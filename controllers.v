==> flow/design.v <==
module upController(input clk, input up,
input[1:0] pr_s, output reg[1:0] nx_s);
parameter D = 500000;
reg[31:0] count = 32'd0;
always @(posedge clk)
begin
	if(up == 0 && pr_s == 2'd0)
	begin
		nx_s <= 2'd1;
	end
	else if(pr_s == 2'd1)
	begin
		count <= count + 1;
		if(count >= D - 2) nx_s <= 2'd2;
		if(up == 1)
		begin 
			nx_s <= 2'd0;
		end
	end
	else if(pr_s == 2'd2)
	begin
		nx_s <= 2'd3;
	end
	else if(pr_s == 2'd3)
	begin
		count <= 0;
		if(up == 1) nx_s <= 2'd0;
	end
end
endmodule
module downController(input clk, input down,
input[1:0] pr_s, output reg[1:0] nx_s);
parameter D = 500000;
reg[31:0] count = 32'd0;
always @(posedge clk)
begin
	if(down == 0 && pr_s == 2'd0)
	begin
		nx_s <= 2'd1;
	end
	else if(pr_s == 2'd1)
	begin
		count <= count + 1;
		if(count >= D - 2) nx_s <= 2'd2;
		if(down == 1)
		begin 
			nx_s <= 2'd0;
		end
	end
	else if(pr_s == 2'd2)
	begin
		nx_s <= 2'd3;
	end
	else if(pr_s == 2'd3)
	begin
		count <= 0;
		if(down == 1) nx_s <= 2'd0;
	end
end
endmodule
## From RTL to reports: upController

Tool output for the design above, in the order of the flow.
Lines are those of the file above, counted from 1.
Operators: Yosys type, input widths -> output width; for muxes data width and select width s.
Cell names lack the library's common part.
Not given: --

- Design top: upController
- Clock port: clk
- Library: sky130hd
- Library corner: tt_025C_1v80

## Word-level counts

Source: Yosys, flattened and elaborated, memories not mapped. Widths are those after wreduce. Registers that Yosys merges into a memory's read port (data or address) are not register bits. Print and check cells do not count. Equal cells are merged and count once.

- Bits in registers: 34
- Input bits: 4
- Output and inout bits: 2
- Word-level cells: 27

- Muxes and demuxes: 9
- Bitwise gates (word level): 2
- $add $sub $neg: 1
- Magnitude comparators: 1
- Eq/ne operators: 5
- Reductions and logical operators: 7

Operators by type and width:

| cell | number |
|---|---|
| $mux 32 | 3 |
| $add 32x1->32 const B | 1 |
| $ge 32x19->1 const B | 1 |
| $mux 2 | 6 |
| $reduce_and 3->1 | 2 |
| $reduce_bool 3->1 | 2 |
| $eq 2x2->1 const B | 2 |
| $ne 3x2->1 const B | 1 |
| $not 1->1 | 2 |
| $eq 2x1->1 const B | 1 |
| $ne 2x2->1 const B | 1 |
| $logic_not 2->1 | 1 |
| $reduce_bool 2->1 | 1 |
| $logic_and 1x1->1 | 1 |

## Depth

Yosys ltp: most cells in a row. Word level: on the elaborated netlist, between registers, memories and ports. Mapped: between sequential cells and ports; inverters and the memories' decode and read muxes count.

- Depth in word-level cells: 4
- ABC_AREA: 1
- Depth in mapped cells: 14
- Gate-level depth less buffers: 14

## Netlist

The flow's flattened synthesis, as Yosys stat reports it; memories are mapped. The netlist is that of the ABC_AREA named above (0 if unset); the other value can give another one.
The area totals of this step are shown rounded.

- Chip area (Yosys): 2200 um^2
- Standard cells after synthesis: 290
- Buffers: 3
- Sequential area: 1000 um^2
- Flip-flop cells: 34

Cell types:

| cell type | number | total area (um^2) |
|---|---|---|
| edfxtp_1 | 32 | 960.922 |
| nand2_1 | 71 | 266.506 |
| nor2_1 | 38 | 142.637 |
| inv_1 | 30 | 112.608 |
| a21oi_1 | 22 | 110.106 |
| nor3_1 | 16 | 80.077 |
| nand3_1 | 14 | 70.067 |
| dfxtp_1 | 2 | 40.038 |
| nor3_2 | 4 | 40.038 |
| o21ai_0 | 8 | 40.038 |
| nand4_1 | 6 | 37.536 |
| nor4_2 | 3 | 37.536 |
| xnor2_1 | 4 | 35.034 |
| nor2_4 | 3 | 33.782 |
| nand2_2 | 5 | 31.28 |
| inv_2 | 7 | 26.275 |
| ha_1 | 2 | 25.024 |
| nor3b_2 | 2 | 25.024 |

Not listed: further types 11, cells in them 21.

## Path before layout

Source: OpenSTA report_checks on the synthesized netlist (no wires, ideal clock, input and output delay 20% of the period each), path of least setup slack; recovery checks are left aside. Register names are those of the netlist, which keeps one name where synthesis merged equal registers.

- Path type: input -> register
- Start: in pr_s[0]
- End: reg count[0]
- Delay of the path: 1297 ps
- Clock period: 3070 ps
- External input delay: 614 ps
- Required time: 2670 ps
- Buffers on the path: 1
- Setup slack: 1159 ps
- Setup time: 400 ps
- Launch time at the first pin: 614 ps
- Stages: 1
- Arrival time: 1511 ps
- Period reached after synthesis: 1911 ps

"delay of the path" is the arrival time less input delay plus setup time.
"stages": output pins that drive a net of the path, with the launching flip-flop's if there is one; two outputs of one cell count as two.
"period reached after synthesis" is the clock period less the worst setup slack; recovery checks do not enter. This is arithmetic on one report: input and output delays are still those of the set period (20% each).
The rows between start and end are the longest chain of elaborated cells between them; the timing report does not say that the signal goes this way. Where chains are equally long, one stands for them.
A line is the first line of the expression or statement that the cell stems from. Yosys adds cells for indexed reads and writes and turns some case tables into memories.
Only ways into the end's enable, where the timed path ends, are counted here.

- Cells stage by stage: clkbuf_1
- Cells in the longest elaborated chain: 4
- Elaborated cells on any way between the ends: 9
- Source lines of those cells: 4
- Those cells by class: eq/ne: 4; logic: 1; reduce/logical: 4

RTL lines, path post-synthesis:

| element | line | source |
|---|---|---|
| start, declared | 2 | `input[1:0] pr_s, output reg[1:0] nx_s);` |
| $logic_not 2->1 | 7 | `if(up == 0 && pr_s == 2'd0)` |
| $logic_and 1x1->1 | 7 |  |
| $not 1->1 | -- |  |
| $reduce_and 3->1 | -- |  |
| end, assigned | 13 | `count <= count + 1;` |
| end, assigned | 26 | `count <= 0;` |
| end, declared | 4 | `reg[31:0] count = 32'd0;` |

## Path in the finished layout

Path of least setup slack in the final report of run 1 (OpenROAD, finished layout, wires in). Where an end is a register, its clock arrival counts in the times.
The path's times are printed in steps of 10 ps; the period is the one set.

- Path type: register -> register
- Start: reg count[6]
- End: reg count[31]
- Setup slack: 10 ps
- Required time: 1700 ps
- Setup time: 250 ps
- Arrival time: 1690 ps
- Stages: 10
- Clock period: 1670 ps
- Buffers on the path: 0
- Launch time at the first pin: 290 ps

The rows between start and end are the longest chain of elaborated cells between them; the timing report does not say that the signal goes this way. Where chains are equally long, one stands for them.

- Cells stage by stage: edfxtp_1 -> nand2_2 -> nor3_2 -> nand2_1 -> nor2_4 -> nand2_4 -> nor2_4 -> nand2_2 -> o21ai_2 -> a21oi_1
- Cells in the longest elaborated chain: 2
- Elaborated cells on any way between the ends: 2
- Source lines of those cells: 2
- Those cells by class: add/sub: 1; mux: 1

RTL lines, path post-layout:

| element | line | source |
|---|---|---|
| start, declared | 4 | `reg[31:0] count = 32'd0;` |
| start, assigned | 13 | `count <= count + 1;` |
| start, assigned | 26 | `count <= 0;` |
| $add 32x1->32 | 13 |  |
| $mux 32 | 11 | `else if(pr_s == 2'd1)` |
| end, assigned | 13 |  |
| end, assigned | 26 |  |
| end, declared | 4 |  |

Hand-over note for upController

Module upController, platform sky130hd: 2 stored runs of the flow (Yosys, OpenROAD) with differing settings, in no particular order. Input and output delays are each 20% of the period that was set; the output load is 0.01 pF.
By "worst setup path time" is meant the share of the clock period that the worst setup path is allowed (20% is reserved at inputs, 20% at outputs), minus its slack. Clock arrival times at its registers enter into it.
"power": no workload was simulated; the value follows from the tool's default switching activity.
"worst setup path time" is given in steps of 10 ps.
The measured numbers are rounded.

### Run 1

==> flow/run.sh <==
#!/bin/bash
# the make line also repeats the synthesis and layout settings of config.mk as NAME=value (left out here)
make -C /OpenROAD-flow-scripts/flow DESIGN_CONFIG=/design/flow/config.mk WORK_HOME=/design/flow/orfs CLKGATE_MAP_FILE= finish
==> flow/config.mk <==
export PLATFORM = sky130hd
export DESIGN_NAME = upController
export DESIGN_NICKNAME = upController
export VERILOG_FILES = /design/flow/design.v
export SDC_FILE = /design/flow/constraint.sdc
export NUM_CORES = 4
export LEC_CHECK = 0
export ABC_AREA = 1
export CAP_MARGIN = 20
export CORE_ASPECT_RATIO = 0.64
export CORE_MARGIN = 8
export CORE_UTILIZATION = 16
export CTS_CLUSTER_SIZE = 80
export GPL_ROUTABILITY_DRIVEN = 0
export GPL_TIMING_DRIVEN = 0
export MAX_ROUTING_LAYER = met4
export PLACE_DENSITY = 0.43
export SETUP_SLACK_MARGIN = 0.28
export SLEW_MARGIN = 20
export TNS_END_PERCENT = 45
==> flow/constraint.sdc <==
create_clock -name core_clock -period 1.67 [get_ports {clk}]
set_input_delay 0.3340 -clock core_clock [delete_from_list [all_inputs] [get_ports {clk}]]
set_output_delay 0.3340 -clock core_clock [all_outputs]
set_load 0.01 [all_outputs]

Results of run 1:
- Worst setup path time: 1660 ps
- Kind of the worst setup path: register -> register
- Post-synthesis cell area: 2200 um^2
- Total die area: 18000 um^2
- Final worst hold slack: 450 ps
- Power: 2300 µW
- Standard-cell area after layout: 3400 um^2
- Worst setup slack after layout: 12 ps

### Run 2

==> flow/run.sh <==
#!/bin/bash
# the make line also repeats the synthesis and layout settings of config.mk as NAME=value (left out here)
make -C /OpenROAD-flow-scripts/flow DESIGN_CONFIG=/design/flow/config.mk WORK_HOME=/design/flow/orfs CLKGATE_MAP_FILE= finish
==> flow/config.mk <==
export PLATFORM = sky130hd
export DESIGN_NAME = upController
export DESIGN_NICKNAME = upController
export VERILOG_FILES = /design/flow/design.v
export SDC_FILE = /design/flow/constraint.sdc
export NUM_CORES = 4
export LEC_CHECK = 0
export ABC_AREA = 1
export CAP_MARGIN = 20
export CORE_ASPECT_RATIO = 1.79
export CORE_MARGIN = 2
export CORE_UTILIZATION = 27
export GPL_ROUTABILITY_DRIVEN = 0
export MAX_ROUTING_LAYER = met5
export PLACE_DENSITY = 0.72
export SETUP_SLACK_MARGIN = 0.23
export SLEW_MARGIN = 20
==> flow/constraint.sdc <==
create_clock -name core_clock -period 2.01 [get_ports {clk}]
set_input_delay 0.4020 -clock core_clock [delete_from_list [all_inputs] [get_ports {clk}]]
set_output_delay 0.4020 -clock core_clock [all_outputs]
set_load 0.01 [all_outputs]

Results of run 2:
- Worst setup path time: 1700 ps
- Kind of the worst setup path: register -> register
- Post-synthesis cell area: 2200 um^2
- Total die area: 9100 um^2
- Final worst hold slack: 470 ps
- Power: 1800 µW
- Standard-cell area after layout: 2700 um^2
- Worst setup slack after layout: 310 ps

End of note.
